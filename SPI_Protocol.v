==> flow/design.v <==
module SPI_Protocal( input wire sclk                                      ,
                     input wire reset                                     ,
                     input wire mosi                                      ,  
                     input wire slave_select                              ,  
                     input [7:0] data_in                                  ,  
                     output  miso                                         ,  
                     output reg [7:0] data_out                            ,  
                     output reg shift_done                                   
                   )                                                      ;
reg [7:0] slave_shift_register                                            ;
reg mosi_internal_reg                                                     ;
reg miso_internal_reg                                                     ;
reg [7:0] internal_data_out                                               ;
reg [3:0] counter                                                         ;
integer i = 0                                                             ;
assign miso     = miso_internal_reg                                       ;
always @(posedge sclk) begin
    if(reset == 1'b1) begin
        data_out             <= 8'b0                                      ;
        shift_done           <= 1'b0                                      ;
        slave_shift_register <= 8'b0                                      ;  
        mosi_internal_reg    <= 1'b0                                      ;
        miso_internal_reg    <= 1'b0                                      ;
        internal_data_out    <= 8'b0                                      ;
        counter              <= 4'b0                                      ;
    end   
    else begin  
        if(slave_select == 1'b1) begin
            slave_shift_register <= data_in                               ; 
        end  
        else begin
            mosi_internal_reg     <= mosi                                 ;  
            if(i == 0) begin
                miso_internal_reg <= slave_shift_register[7]              ;  
               internal_data_out  <= {slave_shift_register[6:0],mosi}     ;  
               i = i + 1                                                  ;   
               counter = counter + 4'b1                                   ;                                   
            end
            else begin
                miso_internal_reg <= internal_data_out[7]                ;
                internal_data_out <= {internal_data_out[6:0],mosi}        ; 
                counter           <= counter + 4'b1                       ;
                if(counter == 4'b1000) begin
                    data_out      <= internal_data_out                    ;
                    shift_done    <= 1'b1                                 ;
                    counter       <= 4'b0                                 ;
                end
                else begin
                    counter       <= counter + 4'b1                       ;
                end
            end 
       end
   end
end
endmodule
* From RTL to reports: SPI_Protocal
What the tools print for SPI_Protocal, step after step. Lines are those of the file above, counted from 1. Operators: Yosys type, input widths -> output width; for muxes data width and select width s. Library cell names are shortened. A cell with -- has no value.
Design: design top SPI_Protocal, clock port sclk, library sky130hd, library corner tt_025C_1v80

* Word-level counts
Yosys after proc, flatten, opt, wreduce and memory -nomap, before mapping. Enables and synchronous resets that opt folds into registers are not counted as muxes. Memory bits, and registers merged into a memory's read port (data or address), are not among the register bits. Print and check cells are not counted. Equal cells are merged and count once.
Storage and ports: bits in registers 62, bits in latches 0, RAM bits 0, bits in read-only memories 0, word width x clocked read ports 0, memories 0, bits of input ports 12, output and inout port bits 10, word-level cells 20
Cells by class: add/sub/neg operators 2, $mul 0, div/mod/pow operators 0, magnitude comparators 0, equality and inequality tests 1, shift operators 0, mux-type cells 4, bitwise logic cells 3, reduce/logical cells 3
Operator list (number):
- $add 32x2->32 const B | 1
- $logic_not 32->1 | 1
- $mux 8 | 1
- $mux 4 | 2
- $reduce_and 3->1 | 2
- $add 4x1->4 const B | 1
- $eq 4x4->1 const B | 1
- $not 1->1 | 3
- $mux 1 | 1

* Longest topological paths
Yosys ltp: most cells in a row. Word level: on the elaborated netlist, between registers, memories and ports. Mapped: between sequential cells and ports; inverters and the memories' decode and read muxes count.
Depth: depth in word-level cells 3, ABC_AREA 0, depth in mapped cells 7, depth with buffers taken out 6

* Synthesis result
Yosys stat after the flow's synthesis: flattened, memories mapped to cells. It holds for the ABC_AREA given above (unset counts as 0); a run with the other value may have another netlist. The area totals of this step are shown rounded.
Cells by type:
- edfxtp_1 | number 32, area in all 960.922 µm²
- dfxtp_1 | number 30, area in all 600.576 µm²
- mux2i_1 | number 18, area in all 180.173 µm²
- xor2_1 | number 20, area in all 175.168 µm²
- xnor2_1 | number 13, area in all 113.859 µm²
- nand2b_1 | number 16, area in all 100.096 µm²
- nor2_1 | number 25, area in all 93.84 µm²
- o311a_1 | number 8, area in all 80.077 µm²
- inv_1 | number 17, area in all 63.811 µm²
- nor4_2 | number 5, area in all 62.56 µm²
- nor4_1 | number 9, area in all 56.304 µm²
- nand3_1 | number 11, area in all 55.053 µm²
- ha_1 | number 4, area in all 50.048 µm²
- nor3_1 | number 10, area in all 50.048 µm²
- a21oi_1 | number 8, area in all 40.038 µm²
- o21ai_0 | number 8, area in all 40.038 µm²
- buf_6 | number 3, area in all 33.782 µm²
- nand2_1 | number 9, area in all 33.782 µm²
Other cell types: 16; their cells: 35.
Mapped netlist: cells in the netlist 281, cell area after synthesis 3060 µm², area of sequential cells 1560 µm², flip-flops 62, buffer cells 13

* Path before layout
OpenSTA on the mapped netlist: ideal clock, no wires. The path of least setup slack (recovery checks aside). Input and output delay are each 20% of the period. Register names are those of the netlist, which keeps one name where synthesis merged equal registers.
Path post-synthesis: path kind in2reg, start input port slave_select, end register i[0], clock period 5.14 ns, external input delay 1.028 ns, setup time 0.461 ns, launch time at the first pin 1.028 ns, arrival 3.693 ns, required time 4.679 ns, path slack 0.986 ns, path delay 3.126 ns, stages on the path 3, path buffers 2, period reached after synthesis 4.154 ns
"path delay" = arrival - input delay + setup time. "stages on the path": output pins that drive a net of the path, with the launching flip-flop's if there is one; two outputs of one cell count as two. "period reached after synthesis" is the clock period less the worst setup slack; recovery checks do not enter. This is arithmetic on one report: input and output delays are still those of the set period (20% each). Between the ends stands the longest chain of elaborated cells between them, by number of cells; it is not shown to be the way that was timed. Of several equally long chains one is given. A line is the first line of the expression or statement that the cell stems from. Yosys adds cells for indexed reads and writes and turns some case tables into memories.
On the way, post-synthesis: path through clkbuf_1 buf_2 nor3_1, length of the longest elaborated chain 2, elaborated cells on any way between the ends 2, RTL lines with such cells 0, classes of those cells logic: 1; reduce/logical: 1
Ends and longest elaborated chain, post-synthesis:
- start, declared | RTL line 4 | input wire slave_select                              ,
- $not 1->1
- $reduce_and 3->1
- end, assigned | RTL line 36 | i = i + 1                                                  ;
- end, declared | RTL line 15 | integer i = 0                                                             ;

* Timing after layout
Path of least setup slack in the final report of run 1 (OpenROAD, finished layout, wires in). Where an end is a register, its clock arrival counts in the times.
Path after layout: path kind in2reg, start input port slave_select, end register i[10], clock period 9.15 ns, external input delay 1.83 ns, setup time 0.34 ns, launch time at the first pin 1.83 ns, arrival 3.13 ns, required time 9.14 ns, path slack 6.01 ns, stages on the path 4, path buffers 3
Between the ends stands the longest chain of elaborated cells between them, by number of cells; it is not shown to be the way that was timed. Of several equally long chains one is given.
On the way, after layout: path through clkdlybuf4s50_1 buf_4 nor3_2 buf_4, length of the longest elaborated chain 2, elaborated cells on any way between the ends 2, RTL lines with such cells 0, classes of those cells logic: 1; reduce/logical: 1
Ends and longest elaborated chain, after layout:
- start, declared | RTL line 4 | input wire slave_select                              ,
- $not 1->1
- $reduce_and 3->1
- end, assigned | RTL line 36 | i = i + 1                                                  ;
- end, declared | RTL line 15 | integer i = 0                                                             ;

Lab notebook: SPI_Protocal

Record of 2 stored runs of the RTL-to-layout flow on SPI_Protocal, platform sky130hd. The runs are unordered. Constraints: input delay and output delay 20% of the set period each, output load 0.01 pF.
"time used up by the worst setup path" means the part of the period allowed to the worst setup path (the constraints hold back 20% at inputs and 20% at outputs) less its slack; where the path has registers, the arrival times of their clocks count too.
"total power after layout" rests on the timing tool's default activity at the inputs, not on a simulated workload.
Measured values are rounded.

[run 1] flow files
==> flow/run.sh <==
#!/bin/bash
# the make line also repeats the synthesis and layout settings of config.mk as NAME=value (left out here)
make -C /OpenROAD-flow-scripts/flow DESIGN_CONFIG=/design/flow/config.mk WORK_HOME=/design/flow/orfs CLKGATE_MAP_FILE= finish
==> flow/config.mk <==
export PLATFORM = sky130hd
export DESIGN_NAME = SPI_Protocal
export DESIGN_NICKNAME = SPI_Protocal
export VERILOG_FILES = /design/flow/design.v
export SDC_FILE = /design/flow/constraint.sdc
export NUM_CORES = 4
export LEC_CHECK = 0
export CAP_MARGIN = 20
export CORE_ASPECT_RATIO = 0.64
export CORE_MARGIN = 7
export CORE_UTILIZATION = 54
export GPL_ROUTABILITY_DRIVEN = 0
export GPL_TIMING_DRIVEN = 1
export MIN_ROUTING_LAYER = met1
export PLACE_DENSITY_LB_ADDON = 0.11
export SETUP_SLACK_MARGIN = -0.6
export SLEW_MARGIN = 15
export TNS_END_PERCENT = 45
==> flow/constraint.sdc <==
create_clock -name core_clock -period 9.15 [get_ports {sclk}]
set_input_delay 1.8300 -clock core_clock [delete_from_list [all_inputs] [get_ports {sclk}]]
set_output_delay 1.8300 -clock core_clock [all_outputs]
set_load 0.01 [all_outputs]

[run 1] result: setup slack of the worst path 6.01 ns; time used up by the worst setup path 1.31 ns; worst setup path type in2reg; final setup TNS 0.000 ns; total power after layout 536 µW; final utilization 65.2 %; area of the synthesized netlist 3,060 µm²; worst hold slack in the final report 0.470 ns; overall die area 8,020 µm²

[run 2] flow files
==> flow/run.sh <==
#!/bin/bash
# the make line also repeats the synthesis and layout settings of config.mk as NAME=value (left out here)
make -C /OpenROAD-flow-scripts/flow DESIGN_CONFIG=/design/flow/config.mk WORK_HOME=/design/flow/orfs CLKGATE_MAP_FILE= finish
==> flow/config.mk <==
export PLATFORM = sky130hd
export DESIGN_NAME = SPI_Protocal
export DESIGN_NICKNAME = SPI_Protocal
export VERILOG_FILES = /design/flow/design.v
export SDC_FILE = /design/flow/constraint.sdc
export NUM_CORES = 4
export LEC_CHECK = 0
export CAP_MARGIN = 20
export CORE_MARGIN = 2
export CORE_UTILIZATION = 40
export SLEW_MARGIN = 20
==> flow/constraint.sdc <==
create_clock -name core_clock -period 6.17 [get_ports {sclk}]
set_input_delay 1.2340 -clock core_clock [delete_from_list [all_inputs] [get_ports {sclk}]]
set_output_delay 1.2340 -clock core_clock [all_outputs]
set_load 0.01 [all_outputs]

[run 2] result: setup slack of the worst path 3.60 ns; time used up by the worst setup path 2.57 ns; worst setup path type reg2reg; final setup TNS 0.000 ns; total power after layout 831 µW; final utilization 48.3 %; area of the synthesized netlist 3,060 µm²; worst hold slack in the final report 0.475 ns; overall die area 8,360 µm²
